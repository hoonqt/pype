==> flow/design.v <==
module bram_15 (
    input wire clk,   
    input wire[5:0] address,   
    output reg [50:0] outdata
  );
  (* rom_style = "block" *)
  reg [5:0] address_reg;
  always @* begin
    case (address_reg)
        0: outdata = 51'b000000000000000000000000010000000000000000000000000;
        1: outdata = 51'b000000000000000000000001111100000000000000000000000;
        2: outdata = 51'b000000000000000000000111111111000000000000000000000;
        3: outdata = 51'b000000000000000000001111111111100000000000000000000;
        4: outdata = 51'b000000000000000000111111111111111000000000000000000;
        5: outdata = 51'b000000000000000011111111111111111110000000000000000;
        6: outdata = 51'b000000000000001111111111111111111111100000000000000;
        7: outdata = 51'b000000000000011111111111111111111111110000000000000;
        8: outdata = 51'b000000000001111111111111111111111111111100000000000;
        9: outdata = 51'b000000000111111111111111111111111111111111000000000;
        10: outdata = 51'b000000001111111111111111111111111111111111100000000;
        11: outdata = 51'b000000111111111111111111111111111111111111111000000;
        12: outdata = 51'b000011111111111111111111111111111111111111111110000;
        13: outdata = 51'b000111111111111111111111111111111111111111111111000;
        14: outdata = 51'b011111111111111111111111111111111111111111111111110;
        15: outdata = 51'b111111111111111111111111111111111111111111111111111;
        16: outdata = 51'b111111111111111111111111111111111111111111111111111;
        17: outdata = 51'b111111111111111111111111111111111111111111111111111;
        18: outdata = 51'b111111111111111111111111111111111111111111111111111;
        19: outdata = 51'b111111111111111111111111111111111111111111111111111;
        20: outdata = 51'b111111111111111111111111111111111111111111111111111;
        21: outdata = 51'b111111111111111111111111111111111111111111111111111;
        22: outdata = 51'b111111111111111111111111111111111111111111111111111;
        23: outdata = 51'b000000000000000000000000000000000000000000000000000;
        24: outdata = 51'b000000000000000000000000000000000000000000000000000;
        25: outdata = 51'b000000000000000000000000000000000000000000000000000;
        26: outdata = 51'b000000000000000000000000000000000000000000000000000;
        27: outdata = 51'b000000000000000000000000000000000000000000000000000;
        28: outdata = 51'b000000000000000000000000000000000000000000000000000;
        29: outdata = 51'b000000000000000000000000000000000000000000000000000;
        30: outdata = 51'b000000000000000000000000000000000000000000000000000;
        31: outdata = 51'b000000000000000000000000000000000000000000000000000;
        32: outdata = 51'b000000000000000000000000000000000000000000000000000;
        33: outdata = 51'b000000000000000000000000000000000000000000000000000;
        34: outdata = 51'b000000000000000000000000000000000000000000000000000;
        35: outdata = 51'b000000000000000000000000000000000000000000000000000;
        36: outdata = 51'b000000000000000000000000000000000000000000000000000;
        37: outdata = 51'b111111111111111111111111111111111111111111111111111;
        38: outdata = 51'b111111111111111111111111111111111111111111111111111;
        39: outdata = 51'b111111111111111111111111111111111111111111111111111;
        40: outdata = 51'b111111111111111111111111111111111111111111111111111;
        41: outdata = 51'b111111111111111111111111111111111111111111111111111;
        42: outdata = 51'b111111111111111111111111111111111111111111111111111;
        43: outdata = 51'b111111111111111111111111111111111111111111111111111;
        44: outdata = 51'b111111111111111111111111111111111111111111111111111;
        45: outdata = 51'b011111111111111111111111111111111111111111111111110;
        46: outdata = 51'b000111111111111111111111111111111111111111111111000;
        47: outdata = 51'b000011111111111111111111111111111111111111111110000;
        48: outdata = 51'b000000111111111111111111111111111111111111111000000;
        49: outdata = 51'b000000001111111111111111111111111111111111100000000;
        50: outdata = 51'b000000000111111111111111111111111111111111000000000;
        51: outdata = 51'b000000000001111111111111111111111111111100000000000;
        52: outdata = 51'b000000000000011111111111111111111111110000000000000;
        53: outdata = 51'b000000000000001111111111111111111111100000000000000;
        54: outdata = 51'b000000000000000011111111111111111110000000000000000;
        55: outdata = 51'b000000000000000000111111111111111000000000000000000;
        56: outdata = 51'b000000000000000000001111111111100000000000000000000;
        57: outdata = 51'b000000000000000000000111111111000000000000000000000;
        58: outdata = 51'b000000000000000000000001111100000000000000000000000;
        59: outdata = 51'b000000000000000000000000010000000000000000000000000;
        default: outdata = 0;
    endcase
  end
  always @(posedge clk) begin
    address_reg <= address;
  end
endmodule
module tiledraw_4 (
    input clk,
    input [9:0] horizontaloffset,
    input [6:0] verticaloffset,
    input [2:0] shape,
    input [2:0] orientation,
    output reg yellow
  );
  wire [1-1:0] M_hvsync_vga_h_sync;
  wire [1-1:0] M_hvsync_vga_v_sync;
  wire [1-1:0] M_hvsync_inDisplayArea;
  wire [11-1:0] M_hvsync_CounterX;
  wire [9-1:0] M_hvsync_CounterY;
  hvsync_generator_1 hvsync (
    .clk(clk),
    .vga_h_sync(M_hvsync_vga_h_sync),
    .vga_v_sync(M_hvsync_vga_v_sync),
    .inDisplayArea(M_hvsync_inDisplayArea),
    .CounterX(M_hvsync_CounterX),
    .CounterY(M_hvsync_CounterY)
  );
  wire [51-1:0] M_bram_outdata;
  reg [6-1:0] M_bram_address;
  bram_15 bram (
    .clk(clk),
    .address(M_bram_address),
    .outdata(M_bram_outdata)
  );
  reg [10:0] counterh;
  reg [8:0] counterv;
  reg [50:0] fullcounter;
  always @* begin
    counterh = M_hvsync_CounterX;
    counterv = M_hvsync_CounterY;
    if (((counterh >= 9'h177 + horizontaloffset & counterh <= 9'h1dd + horizontaloffset)) & ((counterv >= 7'h78 + verticaloffset) & (counterv <= 8'hb4 + verticaloffset))) begin
      M_bram_address = counterv - verticaloffset - 7'h78;
      fullcounter = M_bram_outdata;
      yellow = fullcounter[(6'h33 - ((counterh - 9'h177 - horizontaloffset) / 2'h2))*1+0-:1];
    end else begin
      M_bram_address = 10'h3e7;
      yellow = 1'h0;
    end
  end
endmodule
module tilesort_2 (
    input clk,
    output reg tile1,
    output reg tile2,
    output reg tile3,
    output reg tile4,
    output reg tile5
  );
  wire [1-1:0] M_tilea_yellow;
  reg [10-1:0] M_tilea_horizontaloffset;
  reg [7-1:0] M_tilea_verticaloffset;
  reg [3-1:0] M_tilea_shape;
  reg [3-1:0] M_tilea_orientation;
  tiledraw_4 tilea (
    .clk(clk),
    .horizontaloffset(M_tilea_horizontaloffset),
    .verticaloffset(M_tilea_verticaloffset),
    .shape(M_tilea_shape),
    .orientation(M_tilea_orientation),
    .yellow(M_tilea_yellow)
  );
  wire [1-1:0] M_tileb_yellow;
  reg [10-1:0] M_tileb_horizontaloffset;
  reg [7-1:0] M_tileb_verticaloffset;
  reg [3-1:0] M_tileb_shape;
  reg [3-1:0] M_tileb_orientation;
  tiledraw_4 tileb (
    .clk(clk),
    .horizontaloffset(M_tileb_horizontaloffset),
    .verticaloffset(M_tileb_verticaloffset),
    .shape(M_tileb_shape),
    .orientation(M_tileb_orientation),
    .yellow(M_tileb_yellow)
  );
  wire [1-1:0] M_tilec_yellow;
  reg [10-1:0] M_tilec_horizontaloffset;
  reg [7-1:0] M_tilec_verticaloffset;
  reg [3-1:0] M_tilec_shape;
  reg [3-1:0] M_tilec_orientation;
  tiledraw_4 tilec (
    .clk(clk),
    .horizontaloffset(M_tilec_horizontaloffset),
    .verticaloffset(M_tilec_verticaloffset),
    .shape(M_tilec_shape),
    .orientation(M_tilec_orientation),
    .yellow(M_tilec_yellow)
  );
  wire [1-1:0] M_tiled_yellow;
  reg [10-1:0] M_tiled_horizontaloffset;
  reg [7-1:0] M_tiled_verticaloffset;
  reg [3-1:0] M_tiled_shape;
  reg [3-1:0] M_tiled_orientation;
  tiledraw_4 tiled (
    .clk(clk),
    .horizontaloffset(M_tiled_horizontaloffset),
    .verticaloffset(M_tiled_verticaloffset),
    .shape(M_tiled_shape),
    .orientation(M_tiled_orientation),
    .yellow(M_tiled_yellow)
  );
  wire [1-1:0] M_tilee_yellow;
  reg [10-1:0] M_tilee_horizontaloffset;
  reg [7-1:0] M_tilee_verticaloffset;
  reg [3-1:0] M_tilee_shape;
  reg [3-1:0] M_tilee_orientation;
  tiledraw_4 tilee (
    .clk(clk),
    .horizontaloffset(M_tilee_horizontaloffset),
    .verticaloffset(M_tilee_verticaloffset),
    .shape(M_tilee_shape),
    .orientation(M_tilee_orientation),
    .yellow(M_tilee_yellow)
  );
  always @* begin
    M_tilea_horizontaloffset = 1'h0;
    M_tilea_verticaloffset = 1'h0;
    M_tilea_shape = 1'h0;
    M_tilea_orientation = 1'h0;
    tile1 = M_tilea_yellow;
    M_tileb_horizontaloffset = 7'h78;
    M_tileb_verticaloffset = 1'h0;
    M_tileb_shape = 1'h0;
    M_tileb_orientation = 1'h0;
    tile2 = M_tileb_yellow;
    M_tilec_horizontaloffset = 8'hf0;
    M_tilec_verticaloffset = 1'h0;
    M_tilec_shape = 1'h0;
    M_tilec_orientation = 1'h0;
    tile3 = M_tilec_yellow;
    M_tiled_horizontaloffset = 9'h168;
    M_tiled_verticaloffset = 1'h0;
    M_tiled_shape = 1'h0;
    M_tiled_orientation = 1'h0;
    tile4 = M_tiled_yellow;
    M_tilee_horizontaloffset = 9'h1e0;
    M_tilee_verticaloffset = 1'h0;
    M_tilee_shape = 1'h0;
    M_tilee_orientation = 1'h0;
    tile5 = M_tilee_yellow;
  end
endmodule
module hvsync_generator_1(clk, vga_h_sync, vga_v_sync, inDisplayArea, CounterX, CounterY);
input clk;
output vga_h_sync, vga_v_sync;
output inDisplayArea;
output [10:0] CounterX;
output [8:0] CounterY;
reg [10:0] CounterX;
reg [8:0] CounterY;
wire CounterXmaxed = (CounterX==11'h5FF);  
always @(posedge clk)  
if(CounterXmaxed)
	CounterX <= 0;
else
	CounterX <= CounterX + 1;
always @(posedge clk)  
if(CounterXmaxed) CounterY <= CounterY + 1;
reg	vga_HS, vga_VS;
always @(posedge clk)
begin
	vga_HS <= (CounterX[10:5]==6'h00);  
	vga_VS <= (CounterY==500);  
end
reg inDisplayArea;
always @(posedge clk)
if(inDisplayArea==0)
	inDisplayArea <= (CounterXmaxed) && (CounterY<480);
else
	inDisplayArea <= !(CounterX==1278);
assign vga_h_sync = ~vga_HS;
assign vga_v_sync = ~vga_VS;
endmodule
Reports on tilesort_2
The steps from the RTL of tilesort_2 to its reports follow in flow order.
Line numbers count from 1 in the design file above.
Library cell names are shortened.
Not given: --

set-up
  top module = tilesort_2
  clock port = clk
  library = sky130hd
  corner = tt_025C_1v80

Word-level counts
Yosys after proc, flatten, opt, wreduce and memory -nomap, before mapping. Print and check cells are not counted. Equal cells are merged and count once.
Yosys's memory passes give these memory sizes; they may raise the number of words (mostly to a power of two), join words into wider ones and drop unused or constant bits.

storage and ports
  memory cells = 5
  clocked read ports x word width = 255
  word-level cells = 109
  output and inout port bits = 5
  bits in read-only memories = 16320
  flip-flop bits (word level) = 100

memory list
  memory           words  width  read ports  write ports  RTL line  source
  (no name shown)  64     51     1           0            9         case (address_reg)
  (no name shown)  64     51     1           0            9
  (no name shown)  64     51     1           0            9
  (no name shown)  64     51     1           0            9
  (no name shown)  64     51     1           0            9

cells by class
  equal/unequal tests = 5
  order comparisons = 20
  bitwise operators = 15
  shifts and indexed selects = 5
  muxes and demuxes = 10
  $add $sub $neg = 39

operators with widths
  kind                                                                  number
  indexed select 51 x 32 -> 1 bit                                       5
  adder 32 x 1 -> 32 bit (second input constant)                        5
  subtractor 32 x 1 -> 32 bit (second input constant)                   5
  subtractor 6 x 31 -> 32 bit (first input constant)                    5
  subtractor 32 x 9 -> 32 bit (second input constant)                   2
  subtractor 11 x 9 -> 12 bit (second input constant)                   5
  adder 11 x 1 -> 11 bit (second input constant)                        5
  == test 11 bit (second input constant)                                5
  adder 9 x 1 -> 9 bit (second input constant)                          5
  greater-or-equal comparator 9 x 7 -> 1 bit (second input constant)    5
  less-or-equal comparator 9 x 8 -> 1 bit (second input constant)       5
  less-or-equal comparator 11 x 10 -> 1 bit (second input constant)     4
  greater-or-equal comparator 11 x 10 -> 1 bit (second input constant)  3
  subtractor 32 x 7 -> 32 bit (second input constant)                   1
  subtractor 32 x 8 -> 32 bit (second input constant)                   1
  subtractor 6 bit (second input constant)                              5
  2-to-1 mux 6 bit                                                      5
  greater-or-equal comparator 11 x 9 -> 1 bit (second input constant)   2
  bitwise AND 1 bit                                                     15
  less-or-equal comparator 11 x 9 -> 1 bit (second input constant)      1
  2-to-1 mux 1 bit                                                      5

Longest topological paths
Yosys ltp: most cells in a row. Word level: on the elaborated netlist, between registers, memories and ports. Mapped: between sequential cells and ports; inverters and the memories' decode and read muxes count.

depth
  depth in word-level cells = 7
  ABC_AREA = 0
  mapped depth = 13

After synthesis
Source: synth_stat.txt of the flow (Yosys; design flattened, memories mapped). It holds for the ABC_AREA given above (unset counts as 0); a run with the other value may have another netlist.

synthesis totals
  mapped area = 13020.0 sq um
  mapped cells = 1623
  buffers = 118
  mapped flip-flops = 180

cells by type
  cell      number  total area (sq um)
  dfxtp_1   135     2.7E+03
  edfxtp_1  45      1.35E+03
  nand2_1   207     776.995
  xnor2_1   85      744.464
  nor2_1    173     649.373
  a21oi_1   117     585.562
  o21ai_0   113     565.542
  ha_1      41      512.992
  mux2i_1   36      360.346
  xor2_1    40      350.336
  clkbuf_1  82      307.795
  nand3_1   60      300.288
  mux4_2    11      247.738
  o211ai_1  29      217.709
  inv_1     46      172.666
  xnor2_4   6       165.158
  nor3_1    29      145.139
  mux2_2    10      112.608

Not listed: further types 79, cells in them 358.
By module: a second synthesis without flattening, with its own total; a netlist apart from the flattened one above.

unflattened totals
  cell total of the unflattened synthesis = 2722
  area total of the unflattened synthesis = 23799.1 sq um

Rows give one instance, submodules left out.

modules
  module              times used  area (sq um)  sequential area (sq um)  cells
  tiledraw_4          5           2570.0        0.0                      307
  bram_15             5           1173.6        320.3                    144
  hvsync_generator_1  5           1014.7        550.5                    93
  tilesort_2          1           7.5           0.0                      2

Timing after synthesis
OpenSTA on the mapped netlist: ideal clock, no wires. The path of least setup slack (recovery checks aside). Input and output delay are each 20% of the period. Register names are those of the netlist, which keeps one name where synthesis merged equal registers.

timing path after synthesis
  kind = register -> output
  from = register tiled.hvsync.CounterX[0]
  to = output tile4
  data required time = 2.952 ns
  period = 3.69 ns
  setup slack = 0.178 ns
  stages = 13
  data arrival time = 2.774 ns
  delay of the path = 2.774 ns
  buffers on the path = 1
  output delay = 0.738 ns
  period reached after synthesis = 3.512 ns

"delay of the path" is the arrival time less input delay plus setup time.
At an output port there is no setup time.
"stages" counts driving pins, that of a launching flip-flop among them; a cell with two outputs on the path counts twice.
"period reached after synthesis" = period - worst setup slack (recovery checks aside). The figure is calculated, with input and output delays left at 20% of the set period.
Between the ends stands the longest chain of elaborated cells between them, by number of cells; it is not shown to be the way that was timed. Of several equally long chains one is given.
Each line given opens the expression or statement behind the cell; cells for indexed reads and writes are added by Yosys, which also makes memories of some case tables.

on the way, after synthesis
  path through = dfxtp_1 > ha_1 > buf_6 > a21o_1 > xnor2_1 > ha_1 > xnor2_1 > xnor2_1 > xor2_1 > or4_1 > a21oi_1 > o22ai_1 > a21boi_1
  length of the longest elaborated chain = 7
  elaborated cells between the ends (all ways) = 11
  classes of those cells = add/sub (5); compare (2); shift (1); mux (1); logic (2)

ends and longest elaborated chain, after synthesis
  item                             RTL line  source
  from (decl)                      226       output [10:0] CounterX;
  from (assign)                    233       CounterX <= 0;
  from (assign)                    235       CounterX <= CounterX + 1;
  subtractor 11 x 9 -> 12 bit      114       yellow = fullcounter[(6'h33 - ((counterh - 9'h177 - horizontaloffset) / 2'h2))*1+0-:1];
  subtractor 32 x 9 -> 32 bit      114
  subtractor 6 x 31 -> 32 bit      114
  adder 32 x 1 -> 32 bit           114
  subtractor 32 x 1 -> 32 bit      114
  indexed select 51 x 32 -> 1 bit  114
  2-to-1 mux 1 bit                 111       if (((counterh >= 9'h177 + horizontaloffset & counterh <= 9'h1dd + horizontaloffset)) & ((counterv >= 7'h78 + ...
  to (decl)                        126       output reg tile4,

Timing after layout
From the final timing report of run A: the path of least setup slack in the routed layout; clock arrival at registers is part of the times.

timing path post-layout
  kind = register -> output
  from = register tiled.hvsync.CounterX[0]
  to = output tile4
  data required time = 2.98 ns
  stages = 13
  period = 3.73 ns
  setup slack = 0.04 ns
  buffers on the path = 1
  output delay = 0.75 ns
  data arrival time = 2.94 ns

Between the ends stands the longest chain of elaborated cells between them, by number of cells; it is not shown to be the way that was timed. Of several equally long chains one is given.

on the way, post-layout
  path through = dfxtp_4 > ha_4 > a21o_1 > xnor2_2 > ha_1 > inv_2 > mux4_2 > nand2_1 > o21ai_1 > a221oi_2 > o22ai_1 > a21boi_2 > buf_2
  length of the longest elaborated chain = 7
  elaborated cells between the ends (all ways) = 11
  classes of those cells = add/sub (5); compare (2); shift (1); mux (1); logic (2)

ends and longest elaborated chain, post-layout
  item                             RTL line  source
  from (decl)                      226       output [10:0] CounterX;
  from (assign)                    233       CounterX <= 0;
  from (assign)                    235       CounterX <= CounterX + 1;
  subtractor 11 x 9 -> 12 bit      114       yellow = fullcounter[(6'h33 - ((counterh - 9'h177 - horizontaloffset) / 2'h2))*1+0-:1];
  subtractor 32 x 9 -> 32 bit      114
  subtractor 6 x 31 -> 32 bit      114
  adder 32 x 1 -> 32 bit           114
  subtractor 32 x 1 -> 32 bit      114
  indexed select 51 x 32 -> 1 bit  114
  2-to-1 mux 1 bit                 111       if (((counterh >= 9'h177 + horizontaloffset & counterh <= 9'h1dd + horizontaloffset)) & ((counterv >= 7'h78 + ...
  to (decl)                        126       output reg tile4,

Appendix: measured runs

Measured data: module tilesort_2, platform sky130hd, 2 stored runs of the flow under differing settings, order arbitrary. Input and output delays are each 20% of the period that was set; the output load is 0.01 pF.
"achieved clock period (ns)" means the clock period less the worst setup slack. The figure is calculated, with input and output delays left at 20% of the set period.
"worst setup path time (ns)" means the part of the period allowed to the worst setup path (the constraints hold back 20% at inputs and 20% at outputs) less its slack; where the path has registers, the arrival times of their clocks count too.
"finish__power__total" rests on the timing tool's default activity at the inputs, not on a simulated workload.

settings of run A
{
  "period_ns": 3.73,
  "CORE_UTILIZATION": 67,
  "SETUP_SLACK_MARGIN": 1.01,
  "PLACE_DENSITY_LB_ADDON": 0.24,
  "CORE_ASPECT_RATIO": 1.39,
  "TNS_END_PERCENT": 45,
  "ABC_AREA": 0,
  "GPL_ROUTABILITY_DRIVEN": 1,
  "CTS_CLUSTER_SIZE": 18,
  "CTS_CLUSTER_DIAMETER": 309,
  "CAP_MARGIN": 15,
  "CORE_MARGIN": 2,
  "SLEW_MARGIN": 20
}
report of run A
yosys chip area after synthesis (um^2): 13020.0
finish__design__die__area: 20579.1
finish__design__instance__area__stdcell: 15020.7
finish__design__instance__utilization: 0.7816
finish__timing__setup__ws: 0.043
finish__timing__setup__tns: 0.000
finish__timing__hold__ws: 0.492
finish__power__total: 3.708e-03
achieved clock period (ns): 3.687
worst setup path time (ns): 2.94
worst setup path kind: register -> output

settings of run B
{
  "period_ns": 6.46,
  "CORE_UTILIZATION": 49,
  "SETUP_SLACK_MARGIN": 1.72,
  "HOLD_SLACK_MARGIN": 0.04,
  "CORE_ASPECT_RATIO": 0.92,
  "CELL_PAD_IN_SITES_GLOBAL_PLACEMENT": 0,
  "CELL_PAD_IN_SITES_DETAIL_PLACEMENT": 2,
  "MIN_ROUTING_LAYER": "met2",
  "MAX_ROUTING_LAYER": "met4",
  "CAP_MARGIN": 20,
  "CORE_MARGIN": 2,
  "SLEW_MARGIN": 20
}
report of run B: did not finish, cts, DPL-0033
